==> flow/design.v <==
module baudrate #(
    parameter CLK_FREQ = 50000000,
    parameter SAMPLE_RATE = 24
)(
    input clk,
    input rstb,
    input [7:0] baudrate_cfg,  
    output tx_clk_en,
    output rx_clk_en
);
    reg [7:0] cnt;
    reg [7:0] tx_cnt;
    always @(posedge clk or negedge rstb) begin
        if(~rstb) begin
            cnt <= 0;
        end else begin
            if(cnt == baudrate_cfg) begin
                cnt <= 0;
            end else begin
                cnt <= cnt + 1;
            end
        end
    end
    assign rx_clk_en = cnt == baudrate_cfg;
    always @(posedge clk or negedge rstb) begin
        if(~rstb) begin
            tx_cnt <= 0;
        end else begin
            if(rx_clk_en) begin
                if(tx_cnt  == SAMPLE_RATE -1) begin
                    tx_cnt <= 0;
                end else begin
                    tx_cnt <= tx_cnt + 1;
                end
            end
        end
    end
    assign tx_clk_en = (tx_cnt == (SAMPLE_RATE-1)) & rx_clk_en;
endmodule
module receiver#(
    parameter SAMPLE_RATE = 24
)(
    input clk,
    input clk_en,
    input rstb,
    input rx,
    output reg rx_valid,
    output [7:0] data
);
    localparam IDLE = 0;
    localparam RUNNING = 1;
    reg cur_st;
    reg nxt_st;
    reg [8:0] rx_data;
    reg [3:0] bit_sel;
    reg [7:0] sample;
    assign data = rx_data[8:1];
    wire sample_point = (sample == SAMPLE_RATE >> 1);
    always @(posedge clk or negedge rstb) begin
        if(~rstb) begin
            cur_st <= IDLE;
        end else begin
            cur_st <= nxt_st;
        end
    end
    always @(*) begin
        case(cur_st)
            IDLE: begin
                if(!rx) begin
                    nxt_st = RUNNING;
                end else begin
                    nxt_st = IDLE;
                end
            end
            RUNNING: begin
                if(bit_sel == 'd10) begin
                    nxt_st = IDLE;
                end else begin
                    nxt_st = RUNNING;
                end
            end
            default: begin
                nxt_st = IDLE;
            end
        endcase
    end
    always @(posedge clk or negedge rstb) begin
        if(~rstb) begin
            bit_sel <= 0;
        end else if(clk_en) begin
            case(cur_st)
                IDLE:       bit_sel <= 0;
                RUNNING: begin
                    if(sample_point)begin
                        if(bit_sel == 'd10) begin
                            bit_sel <= 0;
                        end else begin
                            bit_sel <= bit_sel + 1;
                        end
                    end
                end
            endcase
        end
    end
    always @(posedge clk or negedge rstb) begin
        if(~rstb) begin
            sample <= 0;
        end else if(clk_en) begin
            case(cur_st)
                IDLE: sample <= 0;
                RUNNING: begin
                    if(sample == SAMPLE_RATE - 1) begin
                        sample <= 0;
                    end else begin
                        sample <= sample + 1;
                    end
                end
            endcase
        end
    end
    always @(posedge clk or negedge rstb) begin
        if(~rstb) begin
            rx_data <= 0;
            rx_valid <= 0;
        end else begin
            if(clk_en & sample_point)begin
                case(cur_st)
                    IDLE: begin
                        rx_data <= 0;
                        rx_valid <= 0;
                    end
                    RUNNING: begin
                        rx_data <= {rx,rx_data[8:1]};
                        if(bit_sel == 'h8) begin
                            rx_valid <= 1;
                        end else begin
                            rx_valid <= 0;
                        end
                    end
                endcase
            end else begin
                rx_valid <= 0;
            end
        end
    end
endmodule
module transmitter(
    input clk,
    input clk_en,
    input rstb,
    input wr_en,
    input [7:0] data,
    output reg tx,
    output reg tx_busy
);
    reg [3:0] bit_sel;
    localparam IDLE = 0;
    localparam RUNNING = 1;
    reg cur_st;
    reg nxt_st;
    reg [9:0] tx_data;
    always @(posedge clk or negedge rstb) begin
        if(~rstb) begin
            cur_st <= IDLE;
        end else begin
            cur_st <= nxt_st;
        end
    end
    always @(posedge clk or negedge rstb) begin
        if(~rstb) begin
            tx_data <= 0;
        end else begin
            case(cur_st) 
                IDLE: begin
                    if(wr_en) begin
                        tx_data <= {1'b1,data,1'b0};  
                    end
                end 
                RUNNING: begin
                    if(clk_en) begin
                        tx_data <= {1'b1,tx_data[9:1]};
                    end
                end
            endcase
        end
    end
    always @(*) begin
        case(cur_st)
            IDLE: begin
                if(wr_en) begin
                    nxt_st = RUNNING;
                end else begin
                    nxt_st = IDLE;
                end
            end
            RUNNING: begin
                if(bit_sel == 'd10 && clk_en) begin
                    nxt_st = IDLE;
                end else begin
                    nxt_st = RUNNING;
                end
            end
        endcase
    end
    always @(posedge clk or negedge rstb) begin
        if(~rstb) begin
            bit_sel <= 0;
        end else begin
            case(cur_st)
                IDLE:       bit_sel <= 0;
                RUNNING:    begin
                    if(clk_en) begin
                        if(bit_sel == 'd10)begin
                            bit_sel <= 0;
                        end else begin
                            bit_sel <= bit_sel + 1;
                        end
                    end
                end
            endcase
        end
    end
    always @(posedge clk or negedge rstb) begin
        if(~rstb) begin
            tx <= 1;
        end else if(clk_en)begin
            case(cur_st)
                IDLE: begin
                    tx <= 1;
                end
                RUNNING: begin
                    tx <= tx_data[0];
                end
            endcase
        end
    end
    always @(posedge clk or negedge rstb) begin
        if(~rstb) begin
            tx_busy <= 0;
        end else begin
            if(wr_en) begin
                tx_busy <= 1;
            end else if(bit_sel == 10 && clk_en) begin
                tx_busy <= 0;
            end
        end
    end
endmodule
module uart (
    input           clk,
    input           rstb,
    input [7:0]     baudrate_cfg, 
    input           rx,
    output          tx,
    input           tx_valid,
    input [7:0]     tx_data,
    output          tx_busy,
    output          rx_valid,
    output [7:0]    rx_data
);
    localparam SAMPLE_RATE = 62;
    wire rx_clk_en;
    wire tx_clk_en;
    baudrate #(
        .CLK_FREQ(50000000),
        .SAMPLE_RATE(SAMPLE_RATE)
    )U_BAUDRATE(
        .clk(clk),
        .rstb(rstb),
        .baudrate_cfg(baudrate_cfg),
        .rx_clk_en(rx_clk_en),
        .tx_clk_en(tx_clk_en)
    );
    transmitter U_TX(
        .clk(clk),
        .clk_en(tx_clk_en),
        .rstb(rstb),
        .wr_en(tx_valid),
        .data(tx_data),
        .tx(tx),
        .tx_busy(tx_busy)
    );
    receiver #(
        .SAMPLE_RATE(SAMPLE_RATE)
    )U_RX(
        .clk(clk),
        .clk_en(rx_clk_en),
        .rstb(rstb),
        .rx(rx),
        .rx_valid(rx_valid),
        .data(rx_data)
    );
endmodule
Step by step through the tools: uart

Tool output for the design above, in the order of the flow.
Lines are those of the file above, counted from 1.
Operators carry their Yosys type and port widths (W data, S select, Z words).
Library cell names are shortened.
Not given: n/a

Design top: uart
Clock: clk
Standard-cell library: sky130hd
Library corner: tt_025C_1v80

Word level

Yosys after proc, flatten, opt, wreduce and memory -nomap, before mapping. Memory bits, and registers merged into a memory's read port (data or address), are not among the register bits. Print and check cells are not counted. Equal cells are merged and count once.

Muxes and demuxes: 26
Reductions and logical operators: 4
Bitwise logic cells: 4
Equal/unequal tests: 10
Add/subtract/negate cells: 5

Operator list:

| cell                  | count |
| $add A8 B1 Y8 const B | 3 |
| $mux W8               | 3 |
| $pmux W10 S2          | 1 |
| $mux W10              | 2 |
| $pmux W9 S2           | 1 |
| $eq A8 B6 Y1 const B  | 2 |
| $pmux W8 S2           | 1 |
| $pmux W4 S2           | 2 |
| $mux W4               | 4 |
| $eq A4 B4 Y1 const B  | 3 |
| $add A4 B1 Y4 const B | 2 |
| $eq A8 B5 Y1 const B  | 1 |
| $eq A8 B8 Y1          | 1 |
| $pmux W1 S2           | 4 |
| $mux W1               | 8 |
| $ne A2 B2 Y1 const B  | 3 |
| $reduce_and A2 Y1     | 2 |
| $and A1 B1 Y1         | 2 |
| $not A1 Y1            | 2 |
| $reduce_bool A2 Y1    | 1 |
| $logic_and A1 B1 Y1   | 1 |

Register bits: 56

Depth

Longest topological path by Yosys (ltp), each cell counted once; first at word level (registers and memories cut), then after technology mapping (sequential cells cut; the memories' decode and read muxes count).

Word-level depth: 5
ABC_AREA: 0
Gate-level depth with buffers: 7

Netlist

The flow's flattened synthesis, as Yosys stat reports it; memories are mapped. The netlist is that of the ABC_AREA named above (0 if unset); the other value can give another one.

Cells by type:

| type     | count | total area (sq um) |
| dfrtp_1  | 54    | 1.35E+03 |
| mux2i_1  | 18    | 180.173 |
| a41oi_1  | 10    | 87.584 |
| ha_1     | 7     | 87.584 |
| xnor2_1  | 10    | 87.584 |
| o31ai_1  | 11    | 82.579 |
| inv_1    | 19    | 71.318 |
| nand2_1  | 19    | 71.318 |
| nor2_1   | 17    | 63.811 |
| a22oi_1  | 8     | 60.058 |
| and3_1   | 9     | 56.304 |
| nand4_1  | 9     | 56.304 |
| xor2_1   | 6     | 52.55 |
| a31oi_1  | 8     | 50.048 |
| nand3_1  | 10    | 50.048 |
| o211ai_1 | 6     | 45.043 |
| o41ai_1  | 5     | 43.792 |
| a32o_1   | 4     | 40.038 |

Not listed: further types 33, cells in them 83.

Mapped flip-flops: 55
Standard cells after synthesis: 313
Mapped area: 3115.5 sq um
Sequential area: 1377.6 sq um

The figures by module come from a second, unflattened synthesis with its own total; it is not the netlist above.

Cells (unflattened synthesis): 283
Area total of the unflattened synthesis: 2837.7 sq um

Rows give one instance, submodules left out.

By module:

| module                     | cells | times used | area (sq um) | sequential area (sq um) |
| receiver #(SAMPLE_RATE=62) | 119   | 1          | 1106.1       | 550.5 |
| baudrate                   | 87    | 1          | 893.4        | 400.4 |
| transmitter                | 77    | 1          | 838.3        | 426.7 |
| uart                       | 0     | 1          | 0.0          | 0.0 |

Worst setup path after synthesis

Source: OpenSTA report_checks on the synthesized netlist (no wires, ideal clock, input and output delay 20% of the period each), path of least setup slack; recovery checks are left aside. Register names are those of the netlist, which keeps one name where synthesis merged equal registers.

Path kind: register to register
Start: reg U_RX.sample[0]
End: reg U_RX.rx_data[1]
Slack: 0.160 ns
Library setup time: 0.079 ns
Path delay: 1.679 ns
Path buffers: 1
Arrival: 1.600 ns
Driving pins on the path: 7
Data required time: 1.761 ns
Clock period: 1.84 ns
Synthesis period reached: 1.68 ns

"path delay" is the arrival time less input delay plus setup time.
"driving pins on the path" counts driving pins, that of a launching flip-flop among them; a cell with two outputs on the path counts twice.
"synthesis period reached" = period - worst setup slack (recovery checks aside). The figure is calculated, with input and output delays left at 20% of the set period.
The rows between start and end are the longest chain of elaborated cells between them; the timing report does not say that the signal goes this way. Where chains are equally long, one stands for them.
Each line given opens the expression or statement behind the cell; cells for indexed reads and writes are added by Yosys, which also makes memories of some case tables.
At most two assigning lines are given for a register; there are more.

Path through: dfrtp_1 -> ha_1 -> nand2_1 -> nor4_1 -> and3_1 -> buf_6 -> mux2i_1
Cells in the longest elaborated chain: 2

Ends and longest elaborated chain, post-synthesis:

| what          | RTL line | text |
| from (decl)   | 56       | `reg [7:0] sample;` |
| from (assign) | 107      | `sample <= 0;` |
| from (assign) | 115      | `sample <= sample + 1;` |
| $eq A8 B5 Y1  | 58       | `wire sample_point = (sample == SAMPLE_RATE >> 1);` |
| $and A1 B1 Y1 | 126      | `if(clk_en & sample_point)begin` |
| to (assign)   | 123      | `rx_data <= 0;` |
| to (assign)   | 133      | `rx_data <= {rx,rx_data[8:1]};` |
| to (decl)     | 54       | `reg [8:0] rx_data;` |

Path in the finished layout

From the final timing report of record 1: the path of least setup slack in the routed layout; clock arrival at registers is part of the times.

Path kind: input to register
Start: in baudrate_cfg[0]
End: reg U_RX.rx_data[4]
Data required time: 3.16 ns
Arrival: 2.42 ns
Slack: 0.73 ns
Library setup time: 0.07 ns
Driving pins on the path: 5
External input delay: 0.59 ns
Path buffers: 1
Clock period: 2.93 ns

The rows between start and end are the longest chain of elaborated cells between them; the timing report does not say that the signal goes this way. Where chains are equally long, one stands for them.
At most two assigning lines are given for a register; there are more.

Path through: clkdlybuf4s50_1 -> xnor2_1 -> and4_1 -> and3_1 -> mux2i_1
Cells in the longest elaborated chain: 2

Ends and longest elaborated chain, post-layout:

| what          | RTL line | text |
| from (decl)   | 252      | `input [7:0]     baudrate_cfg,` |
| $eq A8 B8 Y1  | 24       | `assign rx_clk_en = cnt == baudrate_cfg;` |
| $and A1 B1 Y1 | 126      | `if(clk_en & sample_point)begin` |
| to (assign)   | 123      | `rx_data <= 0;` |
| to (assign)   | 133      | `rx_data <= {rx,rx_data[8:1]};` |
| to (decl)     | 54       | `reg [8:0] rx_data;` |

Hand-over note for uart

Measured data: module uart, platform sky130hd, 2 stored runs of the flow under differing settings, order arbitrary. Input and output delays are each 20% of the period that was set; the output load is 0.01 pF.
By "clock period reached" is meant the clock period of the run minus its worst setup slack. This is arithmetic on one report: input and output delays are still those of the set period (20% each).
"allowed time less slack (worst setup path)" = time allowed to the worst setup path (clock period - input delay - output delay, where it has them) - its slack; a late launch clock adds to it, a late capture clock takes from it.
"overall power": no workload was simulated; the value follows from the tool's default switching activity.

## Record 1

==> flow/run.sh <==
#!/bin/bash
# the make line also repeats the synthesis and layout settings of config.mk as NAME=value (left out here)
make -C /OpenROAD-flow-scripts/flow DESIGN_CONFIG=/design/flow/config.mk WORK_HOME=/design/flow/orfs CLKGATE_MAP_FILE= finish
==> flow/config.mk <==
export PLATFORM = sky130hd
export DESIGN_NAME = uart
export DESIGN_NICKNAME = uart
export VERILOG_FILES = /design/flow/design.v
export SDC_FILE = /design/flow/constraint.sdc
export NUM_CORES = 4
export LEC_CHECK = 0
export CAP_MARGIN = 20
export CORE_MARGIN = 2
export CORE_UTILIZATION = 40
export SLEW_MARGIN = 20
==> flow/constraint.sdc <==
create_clock -name core_clock -period 2.93 [get_ports {clk}]
set_input_delay 0.5860 -clock core_clock [delete_from_list [all_inputs] [get_ports {clk}]]
set_output_delay 0.5860 -clock core_clock [all_outputs]
set_load 0.01 [all_outputs]

| result of record 1 | value |
|---|---|
| overall power | 1.848 mW |
| allowed time less slack (worst setup path) | 1.61 ns |
| kind of the worst setup path | input to register |
| synthesis area | 3115.5 sq um |
| standard-cell area of the final layout | 3603.5 sq um |
| clock period reached | 2.196 ns |
| summed negative setup slack | 0.000 ns |
| utilization of the finished layout | 47.1% |
| die size | 8511.0 sq um |
| setup slack of the worst path | 0.734 ns |

## Record 2

==> flow/run.sh <==
#!/bin/bash
# the make line also repeats the synthesis and layout settings of config.mk as NAME=value (left out here)
make -C /OpenROAD-flow-scripts/flow DESIGN_CONFIG=/design/flow/config.mk WORK_HOME=/design/flow/orfs CLKGATE_MAP_FILE= finish
==> flow/config.mk <==
export PLATFORM = sky130hd
export DESIGN_NAME = uart
export DESIGN_NICKNAME = uart
export VERILOG_FILES = /design/flow/design.v
export SDC_FILE = /design/flow/constraint.sdc
export NUM_CORES = 4
export LEC_CHECK = 0
export CAP_MARGIN = 20
export CELL_PAD_IN_SITES_GLOBAL_PLACEMENT = 1
export CORE_MARGIN = 4
export CORE_UTILIZATION = 25
export GPL_TIMING_DRIVEN = 1
export MAX_ROUTING_LAYER = met5
export SETUP_SLACK_MARGIN = -0.07
export SLEW_MARGIN = 0
==> flow/constraint.sdc <==
create_clock -name core_clock -period 2.33 [get_ports {clk}]
set_input_delay 0.4660 -clock core_clock [delete_from_list [all_inputs] [get_ports {clk}]]
set_output_delay 0.4660 -clock core_clock [all_outputs]
set_load 0.01 [all_outputs]

| result of record 2 | value |
|---|---|
| overall power | 2.734 mW |
| allowed time less slack (worst setup path) | 1.64 ns |
| kind of the worst setup path | input to register |
| synthesis area | 3115.5 sq um |
| standard-cell area of the final layout | 3844.9 sq um |
| clock period reached | 2.107 ns |
| summed negative setup slack | 0.000 ns |
| utilization of the finished layout | 31.7% |
| die size | 14312.5 sq um |
| setup slack of the worst path | 0.223 ns |

End of note.
